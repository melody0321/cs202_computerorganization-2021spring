==> flow/design.v <==
`timescale 1ns / 1ps
module Idecode32(read_data_1,read_data_2,Instruction,read_data,ALU_result,Jal,RegWrite,MemorIOtoReg,RegDst,imme_extend,clock,reset,opcplus4);
input[31:0] Instruction,read_data,ALU_result,opcplus4;
input Jal,RegWrite,MemorIOtoReg,RegDst,clock,reset;
output[31:0] read_data_1,read_data_2;
output reg[31:0] imme_extend;
wire[4:0] rs,rt,rd,write_ds;
wire[15:0] immediate;
wire[31:0] data;
reg[31:0] register[0:31];
assign immediate = Instruction[15:0];
assign rs = Instruction[25:21];
assign rt = Instruction[20:16];
assign rd = Instruction[15:11];
assign read_data_1 = register[rs];
assign read_data_2 = register[rt];
assign write_ds = RegDst==1? rd:rt;
assign data = MemorIOtoReg==1?read_data:ALU_result;
always@(*)
begin
if(Instruction[15]==0)
imme_extend = {{16{1'b0}},immediate};
else
imme_extend = {{16{1'b1}},immediate};
end
integer t;
always@(posedge clock)
begin
if(!reset)
begin
 if(RegWrite)
    begin
    if(Jal)
    begin
    register[31]<=opcplus4;
    end
    else
    register[write_ds]<=data;
    end
  end
else
 begin
 for(t=0;t<32;t=t+1)
 register[t]<=0;
 end
end
endmodule
# From RTL to reports: Idecode32
# What the tools print for Idecode32, step after step.
# Line numbers count from 1 in the design file above.
# Cell names lack the library's common part.
# The mark -- stands for no value.
# inputs
design,Idecode32
clock_port,clock
library,sky130hd
lib_corner,tt_025C_1v80

# Word level
# Counts by Yosys on the flattened word-level netlist (proc, flatten, opt, wreduce; memories kept). Register bits leave out memories and registers merged into their read ports (data or address); mux counts leave out enables and synchronous resets folded into registers. Print and check cells are left out. Cells with the same type and inputs are merged into one.
# Memory sizes are those after Yosys's memory passes, which may raise the word count (mostly to a power of two), join words into wider ones and drop unused or constant bits.
# word_totals
elab_cells,22
input_bits,134
mem_bits_rw,1024
output_inout_bits,96
memories,1
regBits,0
# memory_table
name,size,word_bits,line_no,rtl
register,32,32,10,reg[31:0] register[0:31];
# classes
bitwise,1
n_mux,20
# ops
op,count
2-to-1 mux 32 bit,9
2-to-1 mux 5 bit,4
2-to-1 mux 1 bit,7
OR 1 bit,1

# Longest topological paths
# Longest topological path by Yosys (ltp), each cell counted once; first at word level (registers and memories cut), then after technology mapping (sequential cells cut; the memories' decode and read muxes count).
# depth
ltp_word,4
abc_area,0
mapped_depth,9
ltp_nobuf,5

# Synthesis result
# Yosys stat after the flow's synthesis: flattened, memories mapped to cells. It holds for the ABC_AREA given above (unset counts as 0); a run with the other value may have another netlist.
# synth_totals
buf_cells,606
synth_area_um2,53842.9
sequential_area_um2,25304.3
mapped_cells,5414
ff_cells,1024
# types
cell_type,count,area_total_um2
edfxtp_1,480,1.44E+04
dfxtp_1,544,1.09E+04
mux2i_1,1056,1.06E+04
nor2_1,999,3.75E+03
a211oi_1,473,3.55E+03
a22oi_1,192,1.44E+03
clkbuf_1,359,1.35E+03
a22o_1,128,1.12E+03
a21oi_1,195,975.936
nand3_1,193,965.926
a211oi_2,71,888.352
buf_2,173,865.83
nand2_1,214,803.27
a31oi_1,64,400.384
nor3_1,65,325.312
buf_4,36,270.259
nand3b_1,33,247.738
o21ai_0,33,165.158
# Not listed: further types 27, cells in them 106.

# Path before layout
# Source: OpenSTA report_checks on the synthesized netlist (no wires, ideal clock, input and output delay 20% of the period each), path of least setup slack; recovery checks are left aside. Register names are those of the netlist, which keeps one name where synthesis merged equal registers.
# synth_path
path_kind,input to register
start,in Instruction[19]
end,mem register[31][0]
in_delay_ns,0.702
setup_ns,0.389
path_stages,7
setup_slack_ns,0.437
required_ns,3.121
path_delay_ns,2.370
arrival_ns,2.683
n_path_buf,3
period_ns,3.51
launch_ns,0.702
synth_period_reached_ns,3.073
# "path_delay_ns" = arrival - input delay + setup time.
# "path_stages": output pins that drive a net of the path, with the launching flip-flop's if there is one; two outputs of one cell count as two.
# "synth_period_reached_ns" is the clock period less the worst setup slack; recovery checks do not enter. This is arithmetic on one report: input and output delays are still those of the set period (20% each).
# The rows between start and end are the longest chain of elaborated cells between them; the timing report does not say that the signal goes this way. Where chains are equally long, one stands for them.
# Each line given opens the expression or statement behind the cell; cells for indexed reads and writes are added by Yosys, which also makes memories of some case tables.
# synth_between
cell_sequence,clkbuf_1 > nand3b_1 > a2111oi_2 > nand2_1 > buf_2 > clkbuf_1 > nand2_1
elab_chain_cells,4
cells_between,4
cone_lines,4
classes_between,4 x mux
# synth_lines
item,line_no,rtl
"start, declared",3,"input[31:0] Instruction,read_data,ALU_result,opcplus4;"
2-to-1 mux 5 bit,17,assign write_ds = RegDst==1? rd:rt;
2-to-1 mux 5 bit,33,if(Jal)
2-to-1 mux 5 bit,31,if(RegWrite)
2-to-1 mux 5 bit,29,if(!reset)
"end, declared",10,reg[31:0] register[0:31];

# Timing after layout
# From the final timing report of flow run A: the path of least setup slack in the routed layout; clock arrival at registers is part of the times.
# layout_path
path_kind,input to output
start,in Instruction[21]
end,out read_data_1[12]
path_stages,11
period_ns,3.73
in_delay_ns,0.75
required_ns,2.98
n_path_buf,6
out_delay_ns,0.75
setup_slack_ns,-0.05
launch_ns,0.75
arrival_ns,3.04
# The rows between start and end are the longest chain of elaborated cells between them; the timing report does not say that the signal goes this way. Where chains are equally long, one stands for them.
# A memory read counts as a cell of the chain, while the word-level depth stops at memories.
# layout_between
cell_sequence,dlygate4sd2_1 > buf_4 > nor2b_4 > buf_4 > buf_8 > buf_4 > a22o_1 > nor3_1 > a31oi_1 > nand3_1 > dlygate4sd2_1
elab_chain_cells,1
cells_between,1
cone_lines,1
classes_between,1 x memory
# layout_lines
item,line_no,rtl
"start, declared",3,"input[31:0] Instruction,read_data,ALU_result,opcplus4;"
memory (32 x 32 bit),10,reg[31:0] register[0:31];
"end, declared",5,"output[31:0] read_data_1,read_data_2;"

# Measured data: module Idecode32, platform sky130hd, 2 stored runs of the flow under differing settings, order arbitrary. Input and output delays are each 20% of the period that was set; the output load is 0.01 pF.
# By "clock_period_reached_ns" is meant the clock period of the run minus its worst setup slack. This is arithmetic on one report: input and output delays are still those of the set period (20% each).
# "power.total_mw" rests on the timing tool's default activity at the inputs, not on a simulated workload.
# Among the settings, -- means not set for that run.
# Results: -- = not shown.
item,flow run A,flow run B
period_ns,3.73,2.84
SETUP_SLACK_MARGIN,-0.06,0.54
CAP_MARGIN,20,20
CORE_MARGIN,2,2
CORE_UTILIZATION,40,32
SLEW_MARGIN,20,35
CELL_PAD_IN_SITES_DETAIL_PLACEMENT,--,2
TNS_END_PERCENT,--,50
GPL_ROUTABILITY_DRIVEN,--,0
CTS_CLUSTER_SIZE,--,22
MIN_ROUTING_LAYER,--,met2
post_synth_area_um2,53842.9,--
dieArea_um2,137559.0,--
layout_stdcell_area_um2,65372.7,--
setup_worst_slack_ns,-0.055,--
fin_tns_ns,-0.173,--
fin_hold_ws_ns,0.270,--
power.total_mw,27.292,--
clock_period_reached_ns,3.785,--
# Flow run B: stopped before the end: routing reported GRT-0116
